==> flow/design.v <==
module queue 
  #( parameter ADDR=5,  
     parameter DATA=42,  
     parameter Q_SIZE=32)  
   (
    input 		clk,  
    input 		rst,  
    input 		wen,  
    input 		ren,  
    input [DATA-1:0] 	wdata,  
    output [DATA-1:0] 	rdata,  
    output reg [ADDR:0] count,  
    output 		full,  
    output 		empty  
    );
   reg [ADDR-1:0] 	waddr;  
   reg [ADDR-1:0] 	raddr;  
   reg [DATA-1:0] 	data [Q_SIZE-1:0];  
   initial waddr = 0;
   always @(posedge clk or posedge rst) begin
      if (rst)
	waddr <= 0;
      else if (wen || (ren && empty))
	waddr <= waddr + 1;
   end
   initial raddr = 0;
   always @(posedge clk or posedge rst) begin
      if (rst)
	raddr <= 0;
      else if (ren || (wen && full))
	raddr <= raddr + 1;
   end
   initial count = 0;
   always @(posedge clk or posedge rst) begin
      if (rst)
        count <= 0;
      else if (wen && !ren && count < Q_SIZE)
        count <= count + 1;
      else if (ren && !wen && count > 0)
        count <= count - 1; 
   end
   always @(posedge clk)
     if (wen) data[waddr] <= wdata;
   assign rdata = data[raddr];
   assign full = count == Q_SIZE;
   assign empty = (count == 0) && ~rst;
endmodule
== Step by step through the tools: queue ==
The steps from the RTL of queue to its reports follow in flow order.
Line numbers count from 1 in the design file above.
Cell names lack the library's common part.
Not given: -

* Top: queue
* Clock: clk
* Library: sky130hd
* Corner: tt_025C_1v80

== Word-level counts ==
Counts by Yosys on the flattened word-level netlist (proc, flatten, opt, wreduce; memories kept). Register bits leave out memories and registers merged into their read ports (data or address). Print and check cells are left out. Cells with the same type and inputs are merged into one.
Memory sizes are those after Yosys's memory passes, which may raise the word count (mostly to a power of two), join words into wider ones and drop unused or constant bits.

* Add/subtract/negate cells: 4
* Order comparisons: 2
* Equal/unequal tests: 1
* Multiplexer cells: 5
* Bitwise operators: 1
* Reduce/logical cells: 13

{| class="wikitable"
|+ Operators by type and width
! operator !! count
|-
| 2-to-1 mux 42 bit || 1
|-
| 2-to-1 mux 6 bit || 2
|-
| adder 5 x 1 -> 5 bit with constant B || 2
|-
| logical AND 1 bit || 7
|-
| adder 6 x 1 -> 6 bit with constant B || 1
|-
| subtractor 6 x 1 -> 6 bit with constant B || 1
|-
| greater-than comparator 6 x 1 -> 1 bit with constant B || 1
|-
| < comparator 6 bit with constant B || 1
|-
| == test 6 bit with constant B || 1
|-
| zero test 6 bit || 1
|-
| 2-to-1 mux 5 bit || 1
|-
| logical OR 1 bit || 2
|-
| zero test 1 bit || 2
|-
| nonzero test 2 bit || 1
|-
| inverter 1 bit || 1
|-
| 2-to-1 mux 1 bit || 1
|}

* Register bits after elaboration: 16
* RAM bits: 1,344
* Memory cells: 1
* Input port bits: 46

{| class="wikitable"
|+ Memory list
! memory !! depth !! bits a word !! rd ports !! write ports !! line !! source
|-
| data || 32 || 42 || 1 || 1 || 18 || <nowiki>reg [DATA-1:0] data [Q_SIZE-1:0];</nowiki>
|}

== Longest topological paths ==
Depth = most cells in a row (Yosys ltp): at word level without a register or memory, in the mapped netlist without a sequential cell, where the memories' decode and read muxes count.

* Depth after elaboration: 5
* ABC_AREA: 0
* Depth in mapped cells: 8
* Mapped depth without buffers: 7

== After synthesis ==
Source: synth_stat.txt of the flow (Yosys; design flattened, memories mapped). It holds for the ABC_AREA given above (unset counts as 0); a run with the other value may have another netlist.
The area totals of this step are shown rounded.

{| class="wikitable"
|+ Cell types
! cell !! count !! area in all (um^2)
|-
| edfxtp_1 || 1,344 || 4.04E+04
|-
| mux4_2 || 253 || 5.7E+03
|-
| mux2i_1 || 167 || 1.67E+03
|-
| a22oi_1 || 123 || 923.386
|-
| o221ai_1 || 82 || 718.189
|-
| a21oi_1 || 87 || 435.418
|-
| dfrtp_1 || 16 || 400.384
|-
| buf_4 || 40 || 300.288
|-
| clkbuf_1 || 56 || 210.202
|-
| nor2_1 || 37 || 138.883
|-
| buf_2 || 25 || 125.12
|-
| ha_1 || 9 || 112.608
|-
| xnor2_1 || 9 || 78.826
|-
| buf_6 || 6 || 67.565
|-
| mux2_2 || 5 || 56.304
|-
| buf_1 || 11 || 41.29
|-
| nand2_1 || 8 || 30.029
|-
| nand3b_1 || 4 || 30.029
|}

Other cell types: 33; their cells: 48.

* Standard cells after synthesis: 2,330
* Synthesis area: 0.052 mm^2
* Mapped flip-flops: 1,360

== Timing after synthesis ==
Source: OpenSTA report_checks on the synthesized netlist (no wires, ideal clock, input and output delay 20% of the period each), path of least setup slack; recovery checks are left aside. Register names are those of the netlist, which keeps one name where synthesis merged equal registers.

* Kind: input-to-reg
* Start: input port wen
* End: memory data[29][0]
* Clock period: 4.77 ns
* External input delay: 0.954 ns
* Setup time: 0.442 ns
* Launch time at the first pin: 0.954 ns
* Arrival time: 3.255 ns
* Required time: 4.328 ns
* Path slack: 1.073 ns
* Delay of the path: 2.743 ns
* Driving pins on the path: 3
* Path buffers: 1
* Period reached after synthesis: 3.697 ns

"delay of the path" is the arrival time less input delay plus setup time.
"driving pins on the path" counts driving pins, that of a launching flip-flop among them; a cell with two outputs on the path counts twice.
"period reached after synthesis" = period - worst setup slack (recovery checks aside). The figure is calculated, with input and output delays left at 20% of the set period.
The rows between start and end are the longest chain of elaborated cells between them; the timing report does not say that the signal goes this way. Where chains are equally long, one stands for them.
A line is the first line of the expression or statement that the cell stems from. Yosys adds cells for indexed reads and writes and turns some case tables into memories.
The path ends at the enable pin of a flip-flop; only ways to that pin are counted.

* Cell sequence: clkbuf_1 -> nand2_1 -> nor2_1
* Length of the longest elaborated chain: 1
* Elaborated cells between the ends (all ways): 2
* RTL lines with such cells: 1

{| class="wikitable"
|+ RTL lines, path after synthesis
! what !! line !! source
|-
| start, declared || 8 || <nowiki>input wen,</nowiki>
|-
| 2-to-1 mux 5 bit || 43 || <nowiki>if (wen) data[waddr] <= wdata;</nowiki>
|-
| end, declared || 18 || <nowiki>reg [DATA-1:0] data [Q_SIZE-1:0];</nowiki>
|}

== Worst path after layout ==
From the final timing report of record 1: the path of least setup slack in the routed layout; clock arrival at registers is part of the times.

* Kind: reg-to-output
* Start: register raddr[0]
* End: output port rdata[1]
* Clock period: 2.41 ns
* External output delay: 0.48 ns
* Launch time at the first pin: 0.72 ns
* Arrival time: 2.99 ns
* Required time: 1.93 ns
* Path slack: -1.06 ns
* Driving pins on the path: 10
* Path buffers: 6

The rows between start and end are the longest chain of elaborated cells between them; the timing report does not say that the signal goes this way. Where chains are equally long, one stands for them.
A memory read counts as a cell of the chain, while the word-level depth stops at memories.

* Cell sequence: dfrtp_1 -> buf_8 -> buf_6 -> buf_16 -> buf_12 -> buf_12 -> mux4_2 -> a22oi_1 -> a22oi_2 -> buf_2
* Length of the longest elaborated chain: 1
* Elaborated cells between the ends (all ways): 1
* RTL lines with such cells: 1

{| class="wikitable"
|+ RTL lines, path after layout
! what !! line !! source
|-
| start, declared || 17 || <nowiki>reg [ADDR-1:0] raddr;</nowiki>
|-
| start, assigned || 29 || <nowiki>raddr <= 0;</nowiki>
|-
| start, assigned || 31 || <nowiki>raddr <= raddr + 1;</nowiki>
|-
| memory (32 x 42 bit) || 18 || <nowiki>reg [DATA-1:0] data [Q_SIZE-1:0];</nowiki>
|-
| end, declared || 11 || <nowiki>output [DATA-1:0] rdata,</nowiki>
|}

Appendix: measured runs

Flow measurements of queue on sky130hd: 2 stored runs with different settings, listed in no order. Input and output delays are each 20% of the period that was set; the output load is 0.01 pF.
"time on the worst setup path" = time allowed to the worst setup path (clock period - input delay - output delay, where it has them) - its slack; a late launch clock adds to it, a late capture clock takes from it.
By "power consumption" is meant OpenSTA's value without simulated activity: inputs other than the clock are taken to toggle once in ten clock periods, and the tool carries that through the logic.
Measured values are rounded.

=== Record 1 ===
{| class="wikitable"
! Setting !! Value
|-
| period_ns || 2.41
|-
| CORE_UTILIZATION || 63
|-
| SETUP_SLACK_MARGIN || 0.58
|-
| PLACE_DENSITY || 0.71
|-
| CORE_MARGIN || 10
|-
| CELL_PAD_IN_SITES_GLOBAL_PLACEMENT || 3
|-
| ABC_AREA || 0
|-
| GPL_TIMING_DRIVEN || 0
|-
| GPL_ROUTABILITY_DRIVEN || 1
|-
| CTS_CLUSTER_DIAMETER || 58
|-
| MIN_ROUTING_LAYER || met1
|-
| CAP_MARGIN || 20
|-
| SLEW_MARGIN || 20
|-
! Result !! Value
|-
| Netlist area reported by Yosys || 0.052 mm^2
|-
| Die outline area || 0.094 mm^2
|-
| Time on the worst setup path || 2.99 ns
|-
| Type of the worst setup path || reg-to-output
|-
| Setup slack of the critical path || -1.1 ns
|-
| Power consumption || 79 mW
|-
| Standard-cell area after layout || 0.066 mm^2
|}

=== Record 2 ===
{| class="wikitable"
! Setting !! Value
|-
| period_ns || 6.2
|-
| CORE_UTILIZATION || 28
|-
| PLACE_DENSITY_LB_ADDON || 0.12
|-
| CORE_MARGIN || 7
|-
| TNS_END_PERCENT || 25
|-
| GPL_TIMING_DRIVEN || 1
|-
| GPL_ROUTABILITY_DRIVEN || 1
|-
| CTS_CLUSTER_SIZE || 89
|-
| SLEW_MARGIN || 15
|-
| MAX_ROUTING_LAYER || met5
|-
| CAP_MARGIN || 20
|-
! Result !! Value
|-
| Netlist area reported by Yosys || 0.052 mm^2
|-
| Die outline area || 0.2 mm^2
|-
| Time on the worst setup path || 4.37 ns
|-
| Type of the worst setup path || reg-to-output
|-
| Setup slack of the critical path || 0.59 ns
|-
| Power consumption || 28 mW
|-
| Standard-cell area after layout || 0.061 mm^2
|}
